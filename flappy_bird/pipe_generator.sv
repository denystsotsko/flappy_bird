==> flow/design.v <==
module pipe_generator (
    input  logic        clk,
    input  logic        reset,
    input  logic        playing,
    output logic [3:0]  pipe_x,
    output logic [3:0]  gap_y,
    output logic        pipe_passed   
);
    parameter GAP_SIZE = 4;
    parameter BIRD_X = 12;
    logic [31:0] pipe_counter;
    logic [15:0] lfsr;
    always_ff @(posedge clk) begin
        if (reset) begin
            pipe_x <= 0;
            gap_y <= 6;
            pipe_counter <= 0;
            lfsr <= 16'hACE1;
            pipe_passed <= 0;
        end else if (playing) begin
            lfsr <= {lfsr[14:0], lfsr[15] ^ lfsr[13] ^ lfsr[12] ^ lfsr[10]};
            pipe_counter <= pipe_counter + 1;
            pipe_passed <= 0;
            if (pipe_counter >= 10_000_000) begin
                if (pipe_x < 15) begin
                    pipe_x <= pipe_x + 1;
                    if (pipe_x == BIRD_X) begin
                        pipe_passed <= 1;
                    end
                end else begin
                    pipe_x <= 0;
                    gap_y <= lfsr[3:0] % 12;
                end
                pipe_counter <= 0;
            end
        end
    end
endmodule
# From RTL to reports: pipe_generator

Tool output for the design above, in the order of the flow.
Lines are those of the file above, counted from 1.
Operators: Yosys type, input widths -> output width; for muxes data width and select width s.
Library cell names are shortened.
A cell with -- has no value.

Top module: pipe_generator
Clock: clk
Standard-cell library: sky130hd
Timing corner: tt_025C_1v80

# Word-level counts

Counts by Yosys on the flattened word-level netlist (proc, flatten, opt, wreduce; memories kept). Register bits leave out memories and registers merged into their read ports (data or address); mux counts leave out enables and synchronous resets folded into registers. Print and check cells are left out. Cells with the same type and inputs are merged into one.

Register bits: 57
Elaborated cells: 22
Output and inout bits: 9
Input port bits: 3

Add/subtract/negate cells: 2
Magnitude comparators: 2
Bitwise logic cells: 4
Div/mod/pow operators: 1
Reductions and logical operators: 2
Multiplexer cells: 5
Equality and inequality tests: 1

Operators with widths:

| cell                  | count |
| $mod 4x4->32 const B  | 1 |
| $add 32x1->32 const B | 1 |
| $ge 32x24->1 const B  | 1 |
| $mux 32               | 1 |
| $add 4x1->4 const B   | 1 |
| $lt 4x4->1 const B    | 1 |
| $eq 4x4->1 const B    | 1 |
| $mux 4                | 1 |
| $xor 1x1->1           | 3 |
| $reduce_and 3->1      | 1 |
| $mux 1                | 3 |
| $reduce_and 2->1      | 1 |
| $not 1->1             | 1 |

# Logic depth

Yosys ltp: most cells in a row. Word level: on the elaborated netlist, between registers, memories and ports. Mapped: between sequential cells and ports; inverters and the memories' decode and read muxes count.

Depth after elaboration: 4
ABC_AREA: 1
Gate-level depth with buffers: 13
Mapped depth without buffers: 12

# Netlist

The flow's flattened synthesis, as Yosys stat reports it; memories are mapped. The netlist is that of the ABC_AREA named above (0 if unset); the other value can give another one.
Totals and module areas in this step are rounded.

Chip area (Yosys): 2570 um^2
Cell count: 352
Flip-flop cells: 57
Buffer cells: 13
Area of sequential cells: 1140 um^2

Cells by type:

| type     | count | total area (um^2) |
| dfxtp_1  | 57    | 1.14E+03 |
| nand2_1  | 83    | 311.549 |
| nor2_1   | 59    | 221.462 |
| nand3_1  | 24    | 120.115 |
| inv_1    | 29    | 108.854 |
| nor3_1   | 13    | 65.062 |
| xor2_1   | 7     | 61.309 |
| a21oi_1  | 11    | 55.053 |
| xnor2_1  | 6     | 52.55 |
| ha_1     | 4     | 50.048 |
| nand4_1  | 8     | 50.048 |
| o21ai_0  | 10    | 50.048 |
| nor2_4   | 4     | 45.043 |
| nand3_2  | 4     | 40.038 |
| nand2_2  | 5     | 31.28 |
| buf_6    | 2     | 22.522 |
| clkbuf_1 | 6     | 22.522 |
| buf_4    | 2     | 15.014 |

Other cell types: 12; their cells: 18.

# Timing after synthesis

Path of least setup slack by OpenSTA after synthesis, without wires, with an ideal clock, recovery checks aside; 20% of the period is set as input and as output delay. Where synthesis merged equal registers, the netlist keeps one of their names.

Kind: register to register
Start: register pipe_counter[0]
End: register pipe_counter[16]
Data required time: 2007 ps
Arrival time: 1300 ps
Slack: 707 ps
Delay of the path: 1413 ps
Period: 2120 ps
Launch time at the first pin: 0 ps
Setup time: 113 ps
Stages on the path: 11
Path buffers: 0
Synthesis period reached: 1413 ps

"delay of the path" = arrival - input delay + setup time.
"stages on the path": output pins that drive a net of the path, with the launching flip-flop's if there is one; two outputs of one cell count as two.
"synthesis period reached" = period - worst setup slack (recovery checks aside). The figure is calculated, with input and output delays left at 20% of the set period.
The rows between start and end are the longest chain of elaborated cells between them; the timing report does not say that the signal goes this way. Where chains are equally long, one stands for them.
Each line given opens the expression or statement behind the cell; cells for indexed reads and writes are added by Yosys, which also makes memories of some case tables.
At most two assigning lines are given for a register; there are more.

Cell sequence: dfxtp_1 ha_1 nand3_1 nor2_2 nand3_2 nor2_4 nand2_2 inv_2 nand2_1 o21ai_1 nor2_1
Cells in the longest elaborated chain: 2
Elaborated cells on any way between the ends: 3
Source lines of those cells: 2
Classes of those cells: add/sub (1); compare (1); mux (1)

RTL lines, path post-synthesis:

| item               | RTL line | RTL |
| start: declaration | 11       | `logic [31:0] pipe_counter;` |
| start: assignment  | 17       | `pipe_counter <= 0;` |
| start: assignment  | 22       | `pipe_counter <= pipe_counter + 1;` |
| $add 32x1->32      | 22       |  |
| $mux 32            | 24       | `if (pipe_counter >= 10_000_000) begin` |
| end: assignment    | 17       |  |
| end: assignment    | 22       |  |
| end: declaration   | 11       |  |

# Timing after layout

From the final timing report of entry A: the path of least setup slack in the routed layout; clock arrival at registers is part of the times.
The report prints the path's times to 10 ps; the period is as set.

Kind: register to output
Start: register pipe_x[0]
End: output port pipe_x[0]
Data required time: 1630 ps
Arrival time: 1300 ps
Output delay: 410 ps
Slack: 330 ps
Stages on the path: 2
Path buffers: 1
Launch time at the first pin: 340 ps
Period: 2040 ps

At most two assigning lines are given for a register; there are more.

Cell sequence: dfxtp_1 clkdlybuf4s50_1
Cells in the longest elaborated chain: 0
Elaborated cells on any way between the ends: 0
Source lines of those cells: 0

RTL lines, path post-layout:

| item               | RTL line | RTL |
| start: declaration | 5        | `output logic [3:0]  pipe_x,` |
| start: assignment  | 15       | `pipe_x <= 0;` |
| start: assignment  | 26       | `pipe_x <= pipe_x + 1;` |
| end: declaration   | 5        |  |

# Flow runs of pipe_generator

Stored flow runs of pipe_generator (2 of them; Yosys, OpenROAD, sky130hd). They differ in their settings and are not a sequence. Constraints: input delay and output delay 20% of the set period each, output load 0.01 pF.
"time of the worst setup path": the worst setup path's part of the clock period (all of it between registers, 20% less for each end at a port) less its slack. A launch clock that arrives late makes it longer, a capture clock that arrives late makes it shorter.
"overall power": no workload was simulated; the value follows from the tool's default switching activity.
"time of the worst setup path" is known to 10 ps.
The results are shown rounded.

## Entry A

==> flow/run.sh <==
#!/bin/bash
# the make line also repeats the synthesis and layout settings of config.mk as NAME=value (left out here)
make -C /OpenROAD-flow-scripts/flow DESIGN_CONFIG=/design/flow/config.mk WORK_HOME=/design/flow/orfs CLKGATE_MAP_FILE= finish
==> flow/config.mk <==
export PLATFORM = sky130hd
export DESIGN_NAME = pipe_generator
export DESIGN_NICKNAME = pipe_generator
export VERILOG_FILES = /design/flow/design.v
export SDC_FILE = /design/flow/constraint.sdc
export NUM_CORES = 4
export LEC_CHECK = 0
export ABC_AREA = 1
export CAP_MARGIN = 20
export CELL_PAD_IN_SITES_DETAIL_PLACEMENT = 0
export CORE_MARGIN = 2
export CORE_UTILIZATION = 57
export CTS_CLUSTER_DIAMETER = 317
export CTS_CLUSTER_SIZE = 43
export PLACE_DENSITY = 0.78
export SETUP_SLACK_MARGIN = 0.31
export SLEW_MARGIN = 20
export TNS_END_PERCENT = 10
==> flow/constraint.sdc <==
create_clock -name core_clock -period 2.04 [get_ports {clk}]
set_input_delay 0.4080 -clock core_clock [delete_from_list [all_inputs] [get_ports {clk}]]
set_output_delay 0.4080 -clock core_clock [all_outputs]
set_load 0.01 [all_outputs]

| result of entry A | value |
|---|---|
| area of the synthesized netlist | 2570 um^2 |
| die footprint | 5060 um^2 |
| standard-cell area of the final layout | 2950 um^2 |
| utilization after layout | 67.7 % |
| smallest setup slack | 335 ps |
| post-route setup TNS | 0 ps |
| overall power | 2.33 mW |
| time of the worst setup path | 1300 ps |
| class of the worst setup path | register to output |

## Entry B

==> flow/run.sh <==
#!/bin/bash
# the make line also repeats the synthesis and layout settings of config.mk as NAME=value (left out here)
make -C /OpenROAD-flow-scripts/flow DESIGN_CONFIG=/design/flow/config.mk WORK_HOME=/design/flow/orfs CLKGATE_MAP_FILE= finish
==> flow/config.mk <==
export PLATFORM = sky130hd
export DESIGN_NAME = pipe_generator
export DESIGN_NICKNAME = pipe_generator
export VERILOG_FILES = /design/flow/design.v
export SDC_FILE = /design/flow/constraint.sdc
export NUM_CORES = 4
export LEC_CHECK = 0
export CAP_MARGIN = 20
export CELL_PAD_IN_SITES_GLOBAL_PLACEMENT = 3
export CORE_ASPECT_RATIO = 1.41
export CORE_MARGIN = 2
export CORE_UTILIZATION = 41
export CTS_CLUSTER_DIAMETER = 354
export PLACE_DENSITY = 0.91
export SETUP_SLACK_MARGIN = -0.19
export SLEW_MARGIN = 30
==> flow/constraint.sdc <==
create_clock -name core_clock -period 2.43 [get_ports {clk}]
set_input_delay 0.4860 -clock core_clock [delete_from_list [all_inputs] [get_ports {clk}]]
set_output_delay 0.4860 -clock core_clock [all_outputs]
set_load 0.01 [all_outputs]

| result of entry B | value |
|---|---|
| area of the synthesized netlist | 2520 um^2 |
| die footprint | 6800 um^2 |
| standard-cell area of the final layout | 2940 um^2 |
| utilization after layout | 50.1 % |
| smallest setup slack | 414 ps |
| post-route setup TNS | 0 ps |
| overall power | 1.93 mW |
| time of the worst setup path | 2020 ps |
| class of the worst setup path | register to register |
